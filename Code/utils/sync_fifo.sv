==> flow/design.v <==
module sync_fifo #(
    parameter int DEPTH = 8,  
    parameter int WIDTH = 64,
    parameter bit SHOW_AHEAD = 1'b1
) (
    input  logic clk, rst_n,
    input  logic clr,
    input  logic wr_en, 
    input  logic [WIDTH-1:0] wr_data,
    output logic full,
    input  logic rd_en,
    output logic [WIDTH-1:0] rd_data,
    output logic empty
);
    localparam PTR_W = $clog2(DEPTH);
    logic [PTR_W:0] w_ptr, r_ptr;
    logic [WIDTH-1:0] fifo [DEPTH];
    always_ff @(posedge clk) begin
        if (!rst_n) begin
            w_ptr <= '0;
            for (int i = 0; i < DEPTH; i++) fifo[i] <= '0; 
        end else if (clr) begin
            w_ptr <= '0;
        end else if(wr_en & !full)begin
            fifo[w_ptr[PTR_W-1:0]] <= wr_data;
            w_ptr <= w_ptr + 1;
        end
    end
    always_ff @(posedge clk) begin
        if (!rst_n | clr) begin
            r_ptr <= 0;
        end else if(rd_en & !empty) begin
            r_ptr <= r_ptr + 1;
        end
    end
    generate 
        if (SHOW_AHEAD) begin : g_showahead   
            assign rd_data = fifo[r_ptr[PTR_W-1:0]];
        end 
        else begin : g_registered        
            logic [WIDTH-1:0] rd_data_r;
            always_ff @(posedge clk) begin
                if(rd_en & !empty) begin
                    rd_data_r <= fifo[r_ptr[PTR_W-1:0]];
                end
            end
            assign rd_data = rd_data_r;
        end
    endgenerate
    assign full  = ((w_ptr[PTR_W] != r_ptr[PTR_W]) && (w_ptr[PTR_W-1:0] == r_ptr[PTR_W-1:0]));
    assign empty = ((w_ptr[PTR_W] == r_ptr[PTR_W]) && (w_ptr[PTR_W-1:0] == r_ptr[PTR_W-1:0]));
endmodule
==> From RTL to reports: sync_fifo <==
What the tools print for sync_fifo, step after step.
Lines are those of the file above, counted from 1.
{ "design": {"top": "sync_fifo", "clock_port": "clk", "lib": "sky130hd", "pvt_corner": "tt_025C_1v80"} }

==> After elaboration <==
Yosys after proc, flatten, opt, wreduce and memory -nomap, before mapping. Print and check cells are not counted. Equal cells are merged and count once.
Memory sizes are those after Yosys's memory passes, which may raise the word count (mostly to a power of two), join words into wider ones and drop unused or constant bits.
{ "word_totals": {"ff_bits": 8, "ram_bits": 512, "mem_count": 1, "input_bits": 69, "output_inout_bits": 66, "wordCells": 30} }
{ "op_classes": {"addsub": 2, "n_eq": 3, "muxes": 12, "bitwise": 4, "reduce_and_logical": 6} }
{ "memory_table": {"columns": ["name", "size", "width", "line", "text"], "rows": [
  ["fifo", 8, 64, 17, "logic [WIDTH-1:0] fifo [DEPTH];"]
]} }
{ "ops": {"columns": ["operator", "count"], "rows": [
  ["two-way mux 64 bit", 3],
  ["two-way mux 3 bit", 5],
  ["adder 4 x 1 -> 4 bit (second input constant)", 2],
  ["two-way mux 1 bit", 4],
  ["logical NOT 1 bit", 3],
  ["== test 3 bit", 1],
  ["AND 1 bit", 2],
  ["logical AND 1 bit", 2],
  ["OR reduction 2 bit", 1],
  ["== test 1 bit", 1],
  ["inequality test 1 bit", 1],
  ["OR 1 bit", 1],
  ["inverter 1 bit", 1]
]} }

==> Longest topological paths <==
Depth = most cells in a row (Yosys ltp): at word level without a register or memory, in the mapped netlist without a sequential cell, where the memories' decode and read muxes count.
{ "depth": {"depth_word": 7, "abc_area": 0, "depth_mapped": 7} }

==> Mapped cells and area <==
Source: synth_stat.txt of the flow (Yosys; design flattened, memories mapped). It holds for the ABC_AREA given above (unset counts as 0); a run with the other value may have another netlist.
{ "mapped": {"cell_count": 1606, "mapped_area_um2": 24135.6, "seqArea_um2": 15595.0, "ff_cells": 523, "n_buf": 173} }
{ "types": {"columns": ["type", "count", "area_total_um2"], "rows": [
  ["sky130_fd_sc_hd__edfxtp_1", 512, 1.54E+04],
  ["sky130_fd_sc_hd__mux4_2", 128, 2.88E+03],
  ["sky130_fd_sc_hd__nor3_1", 384, 1.92E+03],
  ["sky130_fd_sc_hd__nor4_2", 58, 725.696],
  ["sky130_fd_sc_hd__mux2_2", 64, 720.691],
  ["sky130_fd_sc_hd__nor4_1", 72, 450.432],
  ["sky130_fd_sc_hd__clkbuf_1", 104, 390.374],
  ["sky130_fd_sc_hd__nand2_1", 78, 292.781],
  ["sky130_fd_sc_hd__buf_2", 53, 265.254],
  ["sky130_fd_sc_hd__inv_1", 64, 240.23],
  ["sky130_fd_sc_hd__dfxtp_1", 11, 220.211],
  ["sky130_fd_sc_hd__mux2i_1", 9, 90.086],
  ["sky130_fd_sc_hd__buf_6", 6, 67.565],
  ["sky130_fd_sc_hd__nand2b_1", 8, 50.048],
  ["sky130_fd_sc_hd__o31ai_1", 5, 37.536],
  ["sky130_fd_sc_hd__xnor2_1", 4, 35.034],
  ["sky130_fd_sc_hd__o41ai_2", 2, 32.531],
  ["sky130_fd_sc_hd__xor2_2", 2, 32.531]
]} }
Not listed: further types 17, cells in them 42.

==> Timing after synthesis <==
Source: OpenSTA report_checks on the synthesized netlist (no wires, ideal clock, input and output delay 20% of the period each), path of least setup slack; recovery checks are left aside. Register names are those of the netlist, which keeps one name where synthesis merged equal registers.
{ "synth_timing": {"path_kind": "input -> register", "from": "input wr_en", "to": "memory fifo[5][0]", "clock_period_ns": 16.6, "in_delay_ns": 3.320, "setup_time_ns": 0.661, "launch_ns": 3.320, "arrival_ns": 10.201, "required_time_ns": 15.939, "path_slack_ns": 5.738, "delay_ns": 7.542, "driving_pins": 3, "n_path_buf": 1, "synth_period_reached_ns": 10.862} }
"delay_ns" = arrival - input delay + setup time.
"driving_pins" counts driving pins, that of a launching flip-flop among them; a cell with two outputs on the path counts twice.
"synth_period_reached_ns" = period - worst setup slack (recovery checks aside). The figure is calculated, with input and output delays left at 20% of the set period.
The rows between start and end are the longest chain of elaborated cells between them; the timing report does not say that the signal goes this way. Where chains are equally long, one stands for them.
A line is the first line of the expression or statement that the cell stems from. Yosys adds cells for indexed reads and writes and turns some case tables into memories.
The path ends at the enable pin of a flip-flop; only ways to that pin are counted.
{ "synth_between": {"cell_sequence": "sky130_fd_sc_hd__nand2_1 sky130_fd_sc_hd__clkbuf_1 sky130_fd_sc_hd__o41ai_1", "elab_chain_cells": 4, "cone_cells": 7} }
{ "synth_lines": {"columns": ["element", "line", "text"], "rows": [
  ["from (decl)", 8, "input  logic wr_en,"],
  ["AND 1 bit", 24, "end else if(wr_en & !full)begin"],
  ["two-way mux 3 bit", 24, null],
  ["two-way mux 3 bit", 22, "end else if (clr) begin"],
  ["two-way mux 3 bit", 19, "if (!rst_n) begin"],
  ["to (decl)", 17, "logic [WIDTH-1:0] fifo [DEPTH];"]
]} }

==> Worst path after layout <==
Path of least setup slack in the final report of run A (OpenROAD, finished layout, wires in). Where an end is a register, its clock arrival counts in the times.
{ "layout_timing": {"path_kind": "register -> output", "from": "register (no name shown)", "to": "output rd_data[10]", "clock_period_ns": 11.1, "output_delay_ns": 2.22, "launch_ns": 0.64, "arrival_ns": 4.36, "required_time_ns": 8.88, "path_slack_ns": 4.52, "driving_pins": 6, "n_path_buf": 3} }
{ "layout_between": {"cell_sequence": "sky130_fd_sc_hd__dfxtp_4 sky130_fd_sc_hd__buf_4 sky130_fd_sc_hd__buf_4 sky130_fd_sc_hd__mux4_2 sky130_fd_sc_hd__mux2_2 sky130_fd_sc_hd__clkdlybuf4s50_1"} }
{ "layout_lines": {"columns": ["element", "line", "text"], "rows": [
  ["to (decl)", 12, "output logic [WIDTH-1:0] rd_data,"]
]} }
No chain of elaborated cells between the ends is given.

Data sheet: physical implementation of sync_fifo

sync_fifo through Yosys and OpenROAD on sky130hd: 2 stored runs, unordered, with their settings and measured results. The constraints put input and output delay at 20% of the set period each and load the outputs with 0.01 pF.
"achieved clock period (ns)" is the run's clock period less its worst setup slack. It is reckoned from that one timing run; input and output delays stay at 20% of the period that was set.
"worst setup path time (ns)" is the time allowed to the run's worst setup path (the clock period less input and output delay, where it has them) less its slack. Clock arrival times count: a late capture clock shortens it, a late launch clock lengthens it.
By "finish__power__total" is meant OpenSTA's value without simulated activity: inputs other than the clock are taken to toggle once in ten clock periods, and the tool carries that through the logic.

settings of run A
{
  "period_ns": 11.1,
  "CORE_UTILIZATION": 27,
  "PLACE_DENSITY_LB_ADDON": 0.17,
  "HOLD_SLACK_MARGIN": 0.14,
  "CELL_PAD_IN_SITES_GLOBAL_PLACEMENT": 2,
  "CELL_PAD_IN_SITES_DETAIL_PLACEMENT": 1,
  "TNS_END_PERCENT": 90,
  "CTS_CLUSTER_DIAMETER": 99,
  "CAP_MARGIN": 20,
  "CORE_MARGIN": 2,
  "SLEW_MARGIN": 20
}
report of run A
yosys chip area after synthesis (um^2): 24135.6
finish__design__die__area: 91799.9
finish__design__instance__area__stdcell: 28607.4
finish__design__instance__utilization: 0.3232
finish__timing__setup__ws: 4.519
finish__timing__setup__tns: 0.000
finish__timing__hold__ws: 0.591
finish__power__total: 4.527e-03
achieved clock period (ns): 6.581
worst setup path time (ns): 4.36
worst setup path kind: register -> output

settings of run B
{
  "period_ns": 15.0,
  "CORE_UTILIZATION": 32,
  "SETUP_SLACK_MARGIN": 0.7,
  "PLACE_DENSITY_LB_ADDON": 0.06,
  "HOLD_SLACK_MARGIN": -0.01,
  "CORE_ASPECT_RATIO": 0.77,
  "CORE_MARGIN": 3,
  "CELL_PAD_IN_SITES_GLOBAL_PLACEMENT": 1,
  "CELL_PAD_IN_SITES_DETAIL_PLACEMENT": 1,
  "GPL_TIMING_DRIVEN": 1,
  "CTS_CLUSTER_SIZE": 90,
  "MIN_ROUTING_LAYER": "met1",
  "MAX_ROUTING_LAYER": "met5",
  "CAP_MARGIN": 20,
  "SLEW_MARGIN": 20
}
report of run B
yosys chip area after synthesis (um^2): 24135.6
finish__design__die__area: 78783.6
finish__design__instance__area__stdcell: 28158.3
finish__design__instance__utilization: 0.3810
finish__timing__setup__ws: 7.715
finish__timing__setup__tns: 0.000
finish__timing__hold__ws: 0.574
finish__power__total: 3.239e-03
achieved clock period (ns): 7.285
worst setup path time (ns): 4.29
worst setup path kind: register -> output
